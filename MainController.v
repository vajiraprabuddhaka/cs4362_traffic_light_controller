==> flow/design.v <==
`timescale 1ns / 1ps
module MainController(START_TIMER_SIGNAL, EXPIRED_SIGNAL, TIME_VALUE_TO_TIMER_VISUALIZE, INTERVAL_SELECTOR, reset, sensor, walk_request, reprogram, time_parameter_selector, time_value, clk ,Rm, Ym, Gm, Rs, Ys, Gs, Walk_light, state );
	input reset, sensor, walk_request, reprogram, time_parameter_selector, time_value, clk;
	output Rm, Ym, Gm, Rs, Ys, Gs, Walk_light;
	output START_TIMER_SIGNAL, EXPIRED_SIGNAL;
	reg START_TIMER_SIGNAL, EXPIRED_SIGNAL;
	output reg [3:0] TIME_VALUE_TO_TIMER_VISUALIZE;
	output reg [1:0] INTERVAL_SELECTOR;
	output state;
	wire sensor_sync, prog_sync, WR_sync, WR, WR_reset, start_timer, expired , reset_sync;
	wire [1:0] interval;
	wire [3:0] time_value_to_timer;
	always @ (posedge clk)
	begin
		START_TIMER_SIGNAL <= start_timer; 
		EXPIRED_SIGNAL <= expired;
		TIME_VALUE_TO_TIMER_VISUALIZE <= time_value_to_timer;
		INTERVAL_SELECTOR <= interval;
	end
	Synchronizer sn(.clk(clk), .Reset(reset),.Sensor(sensor), .Walk_request(walk_request), .Reprogram(reprogram), .Reset_Sync(reset_sync), .Sensor_Sync(sensor_sync), .Walk_request_Sync(WR_sync), .Reprogram_Sync(prog_sync));
	WalkRegister wr(.clk(clk) ,.walkPush(WR_sync) ,.reset(reset_sync) ,.pendingWalk(WR), .reset_by_fsm(WR_reset) );
	TimeParameters tp(.clk(clk), .selector(interval), .t_value_input(time_value), .reprogram(prog_sync), .reset(reset_sync), .t_value_output(time_value_to_timer), .selector_reprogram(time_parameter_selector) );
	timer tmr(.clk(clk), .reset(reset_sync), .value_input(time_value_to_timer), .startTimer(start_timer), .expired(expired));
	stateMachine sm(.clk(clk) ,.reset(reset_sync) , .trafficSensor(sensor_sync) , .pendingWalk(WR) ,.reprogram(prog_sync) , .expired(expired) ,.startTimer(start_timer) , .timeParameter(interval) , .resetWalk(WR_reset) ,.Rm(Rm), .Ym(Ym), .Gm(Gm), .Rs(Rs), .Ys(Ys), .Gs(Gs), .Walk_light(Walk_light), .state(state));
endmodule
`timescale 1ns / 1ps
module Synchronizer(clk, Reset, Sensor, Walk_request, Reprogram, Reset_Sync, Sensor_Sync, Walk_request_Sync, Reprogram_Sync);
	input clk, Reset, Sensor, Walk_request, Reprogram;
	output Reset_Sync, Sensor_Sync, Walk_request_Sync, Reprogram_Sync;
	synchronize reset_synchronizer(.clk(clk),.in(Reset),.out(Reset_Sync));
	synchronize sensor_synchronizer(.clk(clk),.in(Sensor),.out(Sensor_Sync));
	synchronize walkrequest_synchronizer(.clk(clk),.in(Walk_request),.out(Walk_request_Sync));
	synchronize reprogram_synchronizer(.clk(clk),.in(Reprogram),.out(Reprogram_Sync));
endmodule
`timescale 1ns / 1ps
module TimeParameters(clk, selector, selector_reprogram, t_value_input, reprogram, reset,
						    t_value_output);
	input clk;
	input[1:0] selector;
	input [1:0] selector_reprogram;
	input[3:0] t_value_input;
	input reprogram, reset;
	output [3:0] t_value_output;
	reg[3:0] t_value_output;
	(* KEEP = "TRUE" *)reg[3:0] tBASE, tEXT, tYEL;
	parameter BASE_SELECT = 2'b00;
	parameter EXT_SELECT = 2'b01;
	parameter YEL_SELECT = 2'b10;
	parameter DEFAULT_BASE = 4'b0110;
	parameter DEFAULT_EXT = 4'b0011;
	parameter DEFAULT_YEL = 4'b0010;
	parameter MAX_TIME = 4'b1111;
	parameter ZERO_TIME = 4'b0000;
	always @ (posedge clk)
		case(selector)
				BASE_SELECT: t_value_output <= tBASE;
				EXT_SELECT: t_value_output <= tEXT;
				YEL_SELECT: t_value_output <= tYEL;
				default: t_value_output <= ZERO_TIME;
		endcase
	always @ (posedge clk)
	begin	
		if(reset)
			begin
				tBASE = DEFAULT_BASE;
				tEXT = DEFAULT_EXT;
				tYEL = DEFAULT_YEL;
			end
		else if(reprogram)
			begin
				case(selector_reprogram)
					BASE_SELECT: tBASE = (t_value_input != ZERO_TIME) ? t_value_input : 4'b0001;
					EXT_SELECT: tEXT = (t_value_input != ZERO_TIME) ? t_value_input : 4'b0001;
					YEL_SELECT: tYEL = (t_value_input != ZERO_TIME) ? t_value_input : 4'b0001;
					default:
						begin
							tBASE = MAX_TIME;
							tEXT = MAX_TIME;
							tYEL = MAX_TIME;
						end
				endcase
			end
	end
 endmodule
`timescale 1ns / 1ps
module WalkRegister (clk ,walkPush ,reset ,pendingWalk, reset_by_fsm );
	input clk ;
	input walkPush , reset, reset_by_fsm ;
	output pendingWalk;
	reg pendingWalk = 0;
	always @ ( posedge clk )
	begin
		pendingWalk <= reset || reset_by_fsm ? 0 : pendingWalk ? pendingWalk : walkPush ;
	end
endmodule
`timescale 1ns / 1ps
module stateMachine(clk ,reset , trafficSensor , pendingWalk ,reprogram , expired ,startTimer , timeParameter , resetWalk ,Rm, Ym, Gm, Rs, Ys, Gs, Walk_light ,state);
	input clk ;
	input reset , trafficSensor , pendingWalk , reprogram , expired ;
	output startTimer ;
	output [1:0] timeParameter ;
	output resetWalk ;
	output Rm, Ym, Gm, Rs, Ys, Gs;
	output Walk_light ;
	output [2:0] state ;
	reg startTimer ;
	reg [1:0] timeParameter ;
	reg resetWalk ;
	reg Rm, Ym, Gm, Rs, Ys, Gs;
	reg Walk_light ;
	parameter ON = 1'b0 ;
	parameter OFF = 1'b1 ;
	reg [2:0] state ;
	reg trigger;
	parameter START_MAIN_GREEN = 0;
	parameter CONT_MAIN_GREEN_NO_TRAFFIC = 1;
	parameter CONT_MAIN_GREEN_TRAFFIC = 2;
	parameter MAIN_YELLOW = 3;
	parameter PEDESTRIAN_WALK = 4;
	parameter START_SIDE_GREEN = 5;
	parameter CONT_SIDE_GREEN_TRAFFIC = 6;
	parameter SIDE_YELLOW = 7;
	parameter INVALID_STATE = 8;
	parameter RED = 2'b00 ;
	parameter YELLOW = 2'b01 ;
	parameter GREEN = 2'b10 ;
	parameter BASE_SELECT = 2'b00 ;
	parameter EXT_SELECT = 2'b01 ;
	parameter YEL_SELECT = 2'b10 ;
	parameter ZERO_SELECT = 2'b11 ;
	always @ ( posedge clk )
	begin
		startTimer <= 0;
		resetWalk <= 0;
		if (trigger)
				begin
					startTimer <= 1;
					trigger <= 0;
				end
		if ( reset || reprogram )
			begin
			trigger <= 1;
			timeParameter <= BASE_SELECT ;
			state <= START_MAIN_GREEN ;
			end
		else if (~ expired )
			begin
			case ( state )
				START_MAIN_GREEN, CONT_MAIN_GREEN_NO_TRAFFIC, CONT_MAIN_GREEN_TRAFFIC :
					begin
					Rm <= 0;
					Ym <= 0;
					Gm <= 1;
					Rs <= 1;
					Ys <= 0;
					Gs <= 0;
					Walk_light <=0;
					end
				MAIN_YELLOW :
					begin
					Rm <= 0;
					Ym <= 1;
					Gm <= 0;
					Rs <= 1;
					Ys <= 0;
					Gs <= 0;
					Walk_light <=0;
					end
				PEDESTRIAN_WALK :
					begin
					Rm <= 1;
					Ym <= 0;
					Gm <= 0;
					Rs <= 1;
					Ys <= 0;
					Gs <= 0;
					Walk_light <=1;
					end
				START_SIDE_GREEN, CONT_SIDE_GREEN_TRAFFIC :
					begin
					Rm <= 1;
					Ym <= 0;
					Gm <= 0;
					Rs <= 0;
					Ys <= 0;
					Gs <= 1;
					Walk_light <=0;
					end
				SIDE_YELLOW :
					begin
					Rm <= 1;
					Ym <= 0;
					Gm <= 0;
					Rs <= 0;
					Ys <= 1;
					Gs <= 0;
					Walk_light <=0;
					end
				default :  
					begin
					Rm <= 0;
					Ym <= 1;
					Gm <= 0;
					Rs <= 0;
					Ys <= 1;
					Gs <= 0;
					Walk_light <=1;
					end
			endcase
		end
		else
			begin
			trigger <= 1;
			case ( state )
				START_MAIN_GREEN :
					begin
						if ( trafficSensor )
							begin
								timeParameter <= EXT_SELECT ;
								state <= CONT_MAIN_GREEN_TRAFFIC ;
							end
						else
							begin
								timeParameter <= BASE_SELECT ;
								state <= CONT_MAIN_GREEN_NO_TRAFFIC ;
							end
					end
				CONT_MAIN_GREEN_NO_TRAFFIC,CONT_MAIN_GREEN_TRAFFIC :
					begin
						timeParameter <= YEL_SELECT ;
						state <= MAIN_YELLOW ;
					end
				MAIN_YELLOW :
					begin
						if ( pendingWalk )
							begin
								timeParameter <= EXT_SELECT ;
								state <= PEDESTRIAN_WALK ;
							end
						else
							begin
								timeParameter <= BASE_SELECT ;
								state <= START_SIDE_GREEN ;
							end
					end
				PEDESTRIAN_WALK :
					begin
						timeParameter <= BASE_SELECT ;
						state <= START_SIDE_GREEN ;
						resetWalk <= 1;
					end
				START_SIDE_GREEN :
					begin
						if ( trafficSensor )
							begin
								timeParameter <= EXT_SELECT ;
								state <= CONT_SIDE_GREEN_TRAFFIC ;
							end
						else
							begin
								timeParameter <= YEL_SELECT ;
								state <= SIDE_YELLOW ;
							end
					end
				CONT_SIDE_GREEN_TRAFFIC :
					begin
						timeParameter <= YEL_SELECT ;
						state <= SIDE_YELLOW ;
					end
				SIDE_YELLOW :
					begin
						timeParameter <= BASE_SELECT ;
						state <= START_MAIN_GREEN ;
					end
				default :
					begin
						state <= INVALID_STATE ;  
					end
			endcase
		end
	end
endmodule
`timescale 1ns / 1ps
module synchronize(clk,in,out);
  parameter NSYNC = 2;   
  input clk;
  input in;
  output out;
  reg [NSYNC-2:0] sync;
  reg out;
  always @ (posedge clk)
  begin
    {out,sync} <= {sync[NSYNC-2:0],in};
  end
endmodule
`timescale 1ns / 1ps
module timer (clk, reset, value_input, startTimer, expired);
	input clk;
	input reset;
	input[3:0] value_input;
	input startTimer;
	output expired;
	reg expired;
	reg[3:0] count;
	reg[2:0] clkCycleCount;
	parameter MAX_COUNT = 4'b1111;
	parameter ZERO_COUNT = 4'b0000;
	parameter ONE_COUNT = 4'b0001;
	parameter BASE_SELECT = 2'b00;
	parameter EXT_SELECT = 2'b01;
	parameter YEL_SELECT = 2'b10;
	parameter CLK_COUNT_AFTER_ONE_SECOND = 3'd4 ;
	parameter CLK_COUNT_ZERO = 2'b0 ;
	always @ (posedge clk)
	begin
		expired <= 0;
		if(clkCycleCount==CLK_COUNT_AFTER_ONE_SECOND || reset==1)
			clkCycleCount <= CLK_COUNT_ZERO;
		else
			clkCycleCount <= clkCycleCount + 1;
		if(reset)
			begin
				expired <= 0;
				count <= MAX_COUNT;  
			end
		else if(startTimer)
			begin
				expired <= 0;
				clkCycleCount <= CLK_COUNT_ZERO;
				count <= value_input;
			end
		else if (clkCycleCount == CLK_COUNT_AFTER_ONE_SECOND)
			begin
				expired <= (count==ONE_COUNT);
				count <= count - 1;
			end
	end
endmodule
# Tool chain data of MainController
# The steps from the RTL of MainController to its reports follow in flow order.
# Lines are those of the file above, counted from 1.
# Operators: Yosys type, input widths -> output width; for muxes data width and select width s.
# Cell names lack the library's common part.
# Not given: n/a
[design] top_module="MainController" clock="clk" lib="sky130hd" lib_corner="tt_025C_1v80"

# Word level
# Source: Yosys, flattened and elaborated, memories not mapped. Widths are those after wreduce. Registers that Yosys merges into a memory's read port (data or address) are not register bits. Print and check cells do not count. Equal cells are merged and count once.
# Memory sizes are those after Yosys's memory passes, which may raise the word count (mostly to a power of two), join words into wider ones and drop unused or constant bits.
[bits] output_inout_bits=16 in_bits=7 clocked_rd_ports_x_width=7 elab_cells=82 memories=1 mem_bits_ro=56 reg_bits=46
[memory_table] memory="(no name shown)" size=8 word_bits=7 read_ports=1 write_ports=0 line=148 rtl="case ( state )"
[classes] muxes=19 add_sub_neg=2 logic=6 n_reduce_logical=18 eq_ne=11
[op_table] cell="$pmux 3 s7" n=1
[op_table] cell="$pmux 4 s2" n=2
[op_table] cell="$eq 3x3->1 const B" n=5
[op_table] cell="$pmux 4 s3" n=1
[op_table] cell="$reduce_or 2->1" n=5
[op_table] cell="$pmux 2 s5" n=1
[op_table] cell="$mux 3" n=3
[op_table] cell="$reduce_and 2->1" n=4
[op_table] cell="$mux 4" n=2
[op_table] cell="$mux 1" n=7
[op_table] cell="$not 1->1" n=6
[op_table] cell="$eq 3x2->1 const B" n=2
[op_table] cell="$reduce_or 3->1" n=2
[op_table] cell="$logic_not 2->1" n=2
[op_table] cell="$sub 4x1->4 const B" n=1
[op_table] cell="$eq 4x1->1 const B" n=1
[op_table] cell="$mux 2" n=2
[op_table] cell="$logic_or 1x1->1" n=3
[op_table] cell="$add 3x1->3 const B" n=1
[op_table] cell="$eq 3x1->1 const B" n=1
[op_table] cell="$logic_not 3->1" n=1
[op_table] cell="$eq 2x1->1 const B" n=1
[op_table] cell="$eq 2x2->1 const B" n=1
[op_table] cell="$reduce_bool 2->1" n=1

# Longest topological paths
# Longest topological path by Yosys (ltp), each cell counted once; first at word level (registers and memories cut), then after technology mapping (sequential cells cut; the memories' decode and read muxes count).
[logic_depth] ltp_word=5 abc_area=0 mapped_depth=6

# After synthesis
# The flow's flattened synthesis, as Yosys stat reports it; memories are mapped. The netlist is that of the ABC_AREA named above (0 if unset); the other value can give another one.
[by_type] cell_type="dfxtp_1" n=42 area_total_um2=840.806
[by_type] cell_type="edfxtp_1" n=7 area_total_um2=210.202
[by_type] cell_type="ha_1" n=8 area_total_um2=100.096
[by_type] cell_type="nor2_1" n=13 area_total_um2=48.797
[by_type] cell_type="inv_1" n=11 area_total_um2=41.29
[by_type] cell_type="nand2_1" n=11 area_total_um2=41.29
[by_type] cell_type="a21oi_1" n=8 area_total_um2=40.038
[by_type] cell_type="nand2b_1" n=6 area_total_um2=37.536
[by_type] cell_type="and3_1" n=5 area_total_um2=31.28
[by_type] cell_type="a2111oi_4" n=1 area_total_um2=27.526
[by_type] cell_type="a31oi_1" n=4 area_total_um2=25.024
[by_type] cell_type="buf_6" n=2 area_total_um2=22.522
[by_type] cell_type="buf_2" n=4 area_total_um2=20.019
[by_type] cell_type="nor3_1" n=4 area_total_um2=20.019
[by_type] cell_type="o21ai_0" n=4 area_total_um2=20.019
[by_type] cell_type="a311oi_1" n=2 area_total_um2=17.517
[by_type] cell_type="and4bb_4" n=1 area_total_um2=16.266
[by_type] cell_type="nand3b_1" n=2 area_total_um2=15.014
# Other cell types: 16; their cells: 18.
[mapped] sequential_area_mm2=0.001051 yosys_area_mm2=0.0017129 ffs=49 stdcells=153 buf_cells=6
# By module: a second synthesis without flattening, with its own total; a netlist apart from the flattened one above.
[hier_totals] cells_unflattened=193 hier_area_mm2=0.0021208
# Rows give one instance, submodules left out.
[modules] mod="TimeParameters" n_cells=72 mod_area_mm2=0.0006882 n_inst=1 seq_area_mm2=0.0003203
[modules] mod="stateMachine" n_cells=54 mod_area_mm2=0.0006631 n_inst=1 seq_area_mm2=0.0003704
[modules] mod="timer" n_cells=47 mod_area_mm2=0.0004116 n_inst=1 seq_area_mm2=0.0001602
[modules] mod="MainController" n_cells=9 mod_area_mm2=0.0001639 n_inst=1 seq_area_mm2=0.0001602
[modules] mod="synchronize" n_cells=2 mod_area_mm2=0.00004 n_inst=4 seq_area_mm2=0.00004
[modules] mod="WalkRegister" n_cells=3 mod_area_mm2=0.0000338 n_inst=1 seq_area_mm2=0.00002
[modules] mod="Synchronizer" n_cells=0 mod_area_mm2=0 n_inst=1 seq_area_mm2=0

# Path before layout
# OpenSTA on the mapped netlist: ideal clock, no wires. The path of least setup slack (recovery checks aside). Input and output delay are each 20% of the period. Register names are those of the netlist, which keeps one name where synthesis merged equal registers.
[synth_path] path_type="reg2reg" start="register tmr.clkCycleCount[0]" end="register tmr.count[3]" delay_ns=1.372 t_required_ns=1.500 setup_ns=0.130 arrival_ns=1.242 period_ns=1.63 setup_slack_ns=0.258 driving_pins=7 path_buffers=1 launch_ns=0.000 synth_period_reached_ns=1.372
# "delay_ns" is the arrival time less input delay plus setup time.
# "driving_pins": output pins that drive a net of the path, with the launching flip-flop's if there is one; two outputs of one cell count as two.
# "synth_period_reached_ns" = period - worst setup slack (recovery checks aside). The figure is calculated, with input and output delays left at 20% of the set period.
# The rows between start and end are the longest chain of elaborated cells between them; the timing report does not say that the signal goes this way. Where chains are equally long, one stands for them.
# Each line given opens the expression or statement behind the cell; cells for indexed reads and writes are added by Yosys, which also makes memories of some case tables.
# At most two assigning lines are given for a register; there are more.
[synth_between] cell_sequence="dfxtp_1 > inv_1 > ha_1 > buf_6 > and4bb_4 > a2111oi_4 > a311oi_1" elab_chain_len=3
[synth_lines] element="start: declaration" line=305 rtl="reg[2:0] clkCycleCount;"
[synth_lines] element="start: assignment" line=318 rtl="clkCycleCount <= CLK_COUNT_ZERO;"
[synth_lines] element="start: assignment" line=320 rtl="clkCycleCount <= clkCycleCount + 1;"
[synth_lines] element="$eq 3x3->1" line=332 rtl="else if (clkCycleCount == CLK_COUNT_AFTER_ONE_SECOND)"
[synth_lines] element="$mux 4" line=332
[synth_lines] element="$mux 4" line=326 rtl="else if(startTimer)"
[synth_lines] element="end: assignment" line=330 rtl="count <= value_input;"
[synth_lines] element="end: assignment" line=335 rtl="count <= count - 1;"
[synth_lines] element="end: declaration" line=304 rtl="reg[3:0] count;"

# Worst path after layout
# From the final timing report of entry A: the path of least setup slack in the routed layout; clock arrival at registers is part of the times.
[layout_path] path_type="reg2out" start="register TIME_VALUE_TO_TIMER_VISUALIZE[0]" end="output port TIME_VALUE_TO_TIMER_VISUALIZE[0]" setup_slack_ns=0.04 path_buffers=1 t_required_ns=1.17 launch_ns=0.29 period_ns=1.46 arrival_ns=1.12 driving_pins=2
[layout_between] cell_sequence="dfxtp_1 > clkdlybuf4s50_1" elab_chain_len=0
[layout_lines] element="start: declaration" line=7 rtl="output reg [3:0] TIME_VALUE_TO_TIMER_VISUALIZE;"
[layout_lines] element="start: assignment" line=17 rtl="TIME_VALUE_TO_TIMER_VISUALIZE <= time_value_to_timer;"
[layout_lines] element="end: declaration" line=7

Subject: MainController on sky130hd, stored results

Hello all,

Record of 2 stored runs of the RTL-to-layout flow on MainController, platform sky130hd. The runs are unordered. Constraints: input delay and output delay 20% of the set period each, output load 0.01 pF.
By "clock_period_reached_ns" is meant the clock period of the run minus its worst setup slack. This is arithmetic on one report: input and output delays are still those of the set period (20% each).
By "worst_path_ns" is meant the share of the clock period that the worst setup path is allowed (20% is reserved at inputs, 20% at outputs), minus its slack. Clock arrival times at its registers enter into it.
By "power.total_uw" is meant OpenSTA's value without simulated activity: inputs other than the clock are taken to toggle once in ten clock periods, and the tool carries that through the logic.

[flow] entry A: files
==> flow/run.sh <==
#!/bin/bash
# the make line also repeats the synthesis and layout settings of config.mk as NAME=value (left out here)
make -C /OpenROAD-flow-scripts/flow DESIGN_CONFIG=/design/flow/config.mk WORK_HOME=/design/flow/orfs CLKGATE_MAP_FILE= finish
==> flow/config.mk <==
export PLATFORM = sky130hd
export DESIGN_NAME = MainController
export DESIGN_NICKNAME = MainController
export VERILOG_FILES = /design/flow/design.v
export SDC_FILE = /design/flow/constraint.sdc
export NUM_CORES = 4
export LEC_CHECK = 0
export CAP_MARGIN = 20
export CORE_MARGIN = 2
export CORE_UTILIZATION = 29
export SLEW_MARGIN = 20
==> flow/constraint.sdc <==
create_clock -name core_clock -period 1.46 [get_ports {clk}]
set_input_delay 0.2920 -clock core_clock [delete_from_list [all_inputs] [get_ports {clk}]]
set_output_delay 0.2920 -clock core_clock [all_outputs]
set_load 0.01 [all_outputs]

[flow] entry A: metrics
[metrics] ys_area_mm2 = 0.0017129
[metrics] holdWs_ns = 0.330
[metrics] worst_path_ns = 1.12
[metrics] worst_setup_path_type = reg2out
[metrics] power.total_uw = 2326
[metrics] fin_ws_ns = 0.043
[metrics] finalCellArea_mm2 = 0.0021045
[metrics] final_util_frac = 0.375
[metrics] die_area_mm2 = 0.0065375
[metrics] clock_period_reached_ns = 1.417
[metrics] final_setup_tns_ns = 0.000

[flow] entry B: files
==> flow/run.sh <==
#!/bin/bash
# the make line also repeats the synthesis and layout settings of config.mk as NAME=value (left out here)
make -C /OpenROAD-flow-scripts/flow DESIGN_CONFIG=/design/flow/config.mk WORK_HOME=/design/flow/orfs CLKGATE_MAP_FILE= finish
==> flow/config.mk <==
export PLATFORM = sky130hd
export DESIGN_NAME = MainController
export DESIGN_NICKNAME = MainController
export VERILOG_FILES = /design/flow/design.v
export SDC_FILE = /design/flow/constraint.sdc
export NUM_CORES = 4
export LEC_CHECK = 0
export CAP_MARGIN = 20
export CELL_PAD_IN_SITES_GLOBAL_PLACEMENT = 0
export CORE_MARGIN = 2
export CORE_UTILIZATION = 23
export CTS_CLUSTER_DIAMETER = 99
export PLACE_DENSITY_LB_ADDON = 0.04
export SETUP_SLACK_MARGIN = -0.05
export SLEW_MARGIN = 20
==> flow/constraint.sdc <==
create_clock -name core_clock -period 2.16 [get_ports {clk}]
set_input_delay 0.4320 -clock core_clock [delete_from_list [all_inputs] [get_ports {clk}]]
set_output_delay 0.4320 -clock core_clock [all_outputs]
set_load 0.01 [all_outputs]

[flow] entry B: metrics
[metrics] fin_ws_ns = 0.424
[metrics] finalCellArea_mm2 = 0.0021408
[metrics] holdWs_ns = 0.331
[metrics] ys_area_mm2 = 0.0017129
[metrics] final_setup_tns_ns = 0.000
[metrics] power.total_uw = 1763
[metrics] clock_period_reached_ns = 1.736
[metrics] final_util_frac = 0.297
[metrics] die_area_mm2 = 0.0081541
[metrics] worst_path_ns = 1.30
[metrics] worst_setup_path_type = reg2out

Thanks
